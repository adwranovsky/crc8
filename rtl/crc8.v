==> flow/design.v <==
`default_nettype none
module crc8 #(
    parameter POLYNOMIAL=8'h07
) (
    input wire clk_i,
    input wire rst_i,
    input wire [7:0] data_i,
    input wire data_valid_i,
    output wire [7:0] crc_o
);
wire [7:0] crc_xor_data, table_out;
reg [7:0] crc_save;
reg data_valid_last_cycle;
initial {data_valid_last_cycle, crc_save} = 0;
always @(posedge clk_i)
    if (rst_i)
        data_valid_last_cycle <= 0;
    else
        data_valid_last_cycle <= data_valid_i;
crc_table #(
    .POLYNOMIAL(POLYNOMIAL)
) crc_table (
    .clk_i(clk_i),
    .addr_i(crc_xor_data),
    .value_o(table_out)
);
assign crc_xor_data = crc_o ^ data_i;
always @(posedge clk_i)
    if (rst_i)
        crc_save <= 0;
    else
        if (data_valid_last_cycle)
            crc_save <= table_out;
        else
            crc_save <= crc_save;
assign crc_o = data_valid_last_cycle? table_out : crc_save;
endmodule
`default_nettype wire
`default_nettype none
module crc_table #(
    parameter POLYNOMIAL=8'h07
) (
    input wire clk_i,
    input wire [7:0] addr_i,
    output wire [7:0] value_o
);
    function [7:0] calculate_table_entry(input [7:0] table_index);
        integer bit_num, actual_polynomial, table_entry;
        begin
            actual_polynomial = {23'b0, 1'b1, POLYNOMIAL[7:0]};
            table_entry = {24'b0, table_index};
            for (bit_num = 0; bit_num < 8; bit_num = bit_num + 1) begin
                table_entry = {23'b0, table_entry[7:0], 1'b0};
                if (table_entry[8]) begin
                    table_entry = table_entry ^ actual_polynomial;
                end
            end
            calculate_table_entry = table_entry[7:0];
        end
    endfunction
    reg [7:0] rom [0:255];
    reg [7:0] rom_data_out;
    wire rom_en;
    assign rom_en = 1;
    always @(posedge clk_i) begin
        if (rom_en) begin
            rom_data_out <= rom[addr_i];
        end
    end
    assign value_o = rom_data_out;
    integer i;
    initial begin
        for (i = 0; i < 256; i = i+1) begin
            rom[i] = calculate_table_entry(i[7:0]);
        end
    end
endmodule
`default_nettype wire
# Tool chain data of crc8
# The steps from the RTL of crc8 to its reports follow in flow order.
# Line numbers count from 1 in the design file above.
# Cell names lack the library's common part.
# Not given: -
# design
top	crc8
clk_port	clk_i
lib	sky130hd
corner	tt_025C_1v80

# Word-level counts
# Source: Yosys, flattened and elaborated, memories not mapped. Widths are those after wreduce; folded enables and synchronous resets count as part of the registers. Registers that Yosys merges into a memory's read port (data or address) are not register bits. Print and check cells do not count. Equal cells are merged and count once.
# Yosys's memory passes give these memory sizes; they may raise the number of words (mostly to a power of two), join words into wider ones and drop unused or constant bits.
# classes
n_addsub	0
mul	0
n_div	0
compare	0
equal	0
shifts	0
n_mux	1
bitwise	1
n_reduce_logical	0
# ops
cell	n
bitwise XOR 8 bit	1
two-way mux 8 bit	1
# bits
regBits	9
latch_bits	0
mem_bits_rw	0
rom_bits	2048
clocked_rd_ports_x_width	8
memories	1
in_bits	11
out_inout_bits	8
word_cells	5
# mem_list
memory	words	word_bits	read_ports	wr	line_no	rtl
crc_table.rom	256	8	1	0	61	reg [7:0] rom [0:255];

# Depth
# Longest topological path by Yosys (ltp), each cell counted once; first at word level (registers and memories cut), then after technology mapping (sequential cells cut; the memories' decode and read muxes count).
# depth
ltp_word	2
ABC_AREA	0
ltp_mapped	5
mapped_depth_nobuf	4

# After synthesis
# The flow's flattened synthesis, as Yosys stat reports it; memories are mapped. The netlist is that of the ABC_AREA named above (0 if unset); the other value can give another one.
# Totals and module areas in this step are rounded.
# mapped
stdcells	65
yosys_area_um2	747
seq_area_um2	340
ff_cells	17
buf_cells	2
# by_type
cell	n	area_total_um2
dfxtp_1	17	340.326
xnor2_1	16	140.134
mux2i_2	7	96.342
xnor2_2	3	48.797
inv_1	8	30.029
nor2_1	8	30.029
mux2i_4	1	22.522
xor2_1	2	17.517
buf_6	1	11.261
nor2b_1	1	6.256
clkbuf_1	1	3.754
# By module: a second synthesis without flattening, with its own total; a netlist apart from the flattened one above.
# hier_totals
cells_unflattened	65
hier_area_um2	739
# Each row is one instance without its submodules.
# modules
mod	instances	n_cells	mod_area_um2	mod_seq_area_um2
crc8	1	44	450	180
crc_table (POLYNOMIAL=7)	1	21	289	160

# Timing after synthesis
# Path of least setup slack by OpenSTA after synthesis, without wires, with an ideal clock, recovery checks aside; 20% of the period is set as input and as output delay. Where synthesis merged equal registers, the netlist keeps one of their names.
# synth_timing
path_type	register -> register
start	register data_valid_last_cycle
end	register crc_table.rom_data_out[2]
tclk_ps	1840
setup_ps	131
launch_ps	0
t_arrival_ps	1225
required_time_ps	1709
path_slack_ps	484
path_delay_ps	1356
path_stages	6
n_path_buf	1
synth_period_reached_ps	1356
# "path_delay_ps" = arrival - input delay + setup time.
# "path_stages": output pins that drive a net of the path, with the launching flip-flop's if there is one; two outputs of one cell count as two.
# "synth_period_reached_ps" = period - worst setup slack (recovery checks aside). The figure is calculated, with input and output delays left at 20% of the set period.
# The rows between start and end are the longest chain of elaborated cells between them; the timing report does not say that the signal goes this way. Where chains are equally long, one stands for them.
# A line is the first line of the expression or statement that the cell stems from. Yosys adds cells for indexed reads and writes and turns some case tables into memories.
# synth_between
path_cell_list	dfxtp_1 -> buf_6 -> mux2i_2 -> xnor2_1 -> xnor2_1 -> xor2_1
elab_chain_len	2
cone_cells	2
classes_between	1 x mux; 1 x logic
# synth_rtl
element	line_no	rtl
start, declared	13	reg data_valid_last_cycle;
start, assigned	17	data_valid_last_cycle <= 0;
start, assigned	19	data_valid_last_cycle <= data_valid_i;
two-way mux 8 bit	36	assign crc_o = data_valid_last_cycle? table_out : crc_save;
bitwise XOR 8 bit	27	assign crc_xor_data = crc_o ^ data_i;
end, declared	62	reg [7:0] rom_data_out;

# Worst path after layout
# Path of least setup slack in the final report of flow run A (OpenROAD, finished layout, wires in). Where an end is a register, its clock arrival counts in the times.
# The path's times are printed in steps of 10 ps; the period is the one set.
# layout_timing
path_type	register -> register
start	register data_valid_last_cycle
end	register crc_table.rom_data_out[2]
tclk_ps	1180
setup_ps	60
launch_ps	280
t_arrival_ps	1710
required_time_ps	1400
path_slack_ps	-310
path_stages	7
n_path_buf	2
# The rows between start and end are the longest chain of elaborated cells between them; the timing report does not say that the signal goes this way. Where chains are equally long, one stands for them.
# layout_between
path_cell_list	dfxtp_4 -> buf_12 -> mux2i_4 -> buf_6 -> xnor2_4 -> xnor2_2 -> xor2_1
elab_chain_len	2
cone_cells	2
classes_between	1 x mux; 1 x logic
# layout_rtl
element	line_no	rtl
start, declared	13	reg data_valid_last_cycle;
start, assigned	17	data_valid_last_cycle <= 0;
start, assigned	19	data_valid_last_cycle <= data_valid_i;
two-way mux 8 bit	36	assign crc_o = data_valid_last_cycle? table_out : crc_save;
bitwise XOR 8 bit	27	assign crc_xor_data = crc_o ^ data_i;
end, declared	62	reg [7:0] rom_data_out;

FLOW RESULTS
============

Measured data: module crc8, platform sky130hd, 2 stored runs of the flow under differing settings, order arbitrary. Input and output delays are each 20% of the period that was set; the output load is 0.01 pF.
"timing.achieved_period_ps" means the clock period less the worst setup slack. The figure is calculated, with input and output delays left at 20% of the set period.
Measured values are rounded.

Flow run A, flow files:
==> flow/run.sh <==
#!/bin/bash
# the make line also repeats the synthesis and layout settings of config.mk as NAME=value (left out here)
make -C /OpenROAD-flow-scripts/flow DESIGN_CONFIG=/design/flow/config.mk WORK_HOME=/design/flow/orfs CLKGATE_MAP_FILE= finish
==> flow/config.mk <==
export PLATFORM = sky130hd
export DESIGN_NAME = crc8
export DESIGN_NICKNAME = crc8
export VERILOG_FILES = /design/flow/design.v
export SDC_FILE = /design/flow/constraint.sdc
export NUM_CORES = 4
export LEC_CHECK = 0
export ABC_AREA = 0
export CAP_MARGIN = 5
export CORE_ASPECT_RATIO = 1.31
export CORE_MARGIN = 9
export CORE_UTILIZATION = 40
export PLACE_DENSITY_LB_ADDON = 0.03
export SETUP_SLACK_MARGIN = 0.21
export SLEW_MARGIN = 20
export TNS_END_PERCENT = 5
==> flow/constraint.sdc <==
create_clock -name core_clock -period 1.18 [get_ports {clk_i}]
set_input_delay 0.2360 -clock core_clock [delete_from_list [all_inputs] [get_ports {clk_i}]]
set_output_delay 0.2360 -clock core_clock [all_outputs]
set_load 0.01 [all_outputs]

==> results of flow run A, as CSV <==
result,value
timing.achieved_period_ps,1489
fin_tns_ps,-4390
synth_chip_area_um2,747
post_route_stdcell_area_um2,1320
final_setup_ws_ps,-309
util_pct,76.5
dieArea_um2,3760

Flow run B, flow files:
==> flow/run.sh <==
#!/bin/bash
# the make line also repeats the synthesis and layout settings of config.mk as NAME=value (left out here)
make -C /OpenROAD-flow-scripts/flow DESIGN_CONFIG=/design/flow/config.mk WORK_HOME=/design/flow/orfs CLKGATE_MAP_FILE= finish
==> flow/config.mk <==
export PLATFORM = sky130hd
export DESIGN_NAME = crc8
export DESIGN_NICKNAME = crc8
export VERILOG_FILES = /design/flow/design.v
export SDC_FILE = /design/flow/constraint.sdc
export NUM_CORES = 4
export LEC_CHECK = 0
export CAP_MARGIN = 20
export CORE_ASPECT_RATIO = 0.71
export CORE_MARGIN = 2
export CORE_UTILIZATION = 48
export CTS_CLUSTER_DIAMETER = 28
export CTS_CLUSTER_SIZE = 58
export MAX_ROUTING_LAYER = met5
export MIN_ROUTING_LAYER = met2
export PLACE_DENSITY = 0.76
export SETUP_SLACK_MARGIN = 0.13
export SLEW_MARGIN = 20
==> flow/constraint.sdc <==
create_clock -name core_clock -period 1.06 [get_ports {clk_i}]
set_input_delay 0.2120 -clock core_clock [delete_from_list [all_inputs] [get_ports {clk_i}]]
set_output_delay 0.2120 -clock core_clock [all_outputs]
set_load 0.01 [all_outputs]

Flow run B: unfinished; error DPL-0033 in clock tree synthesis
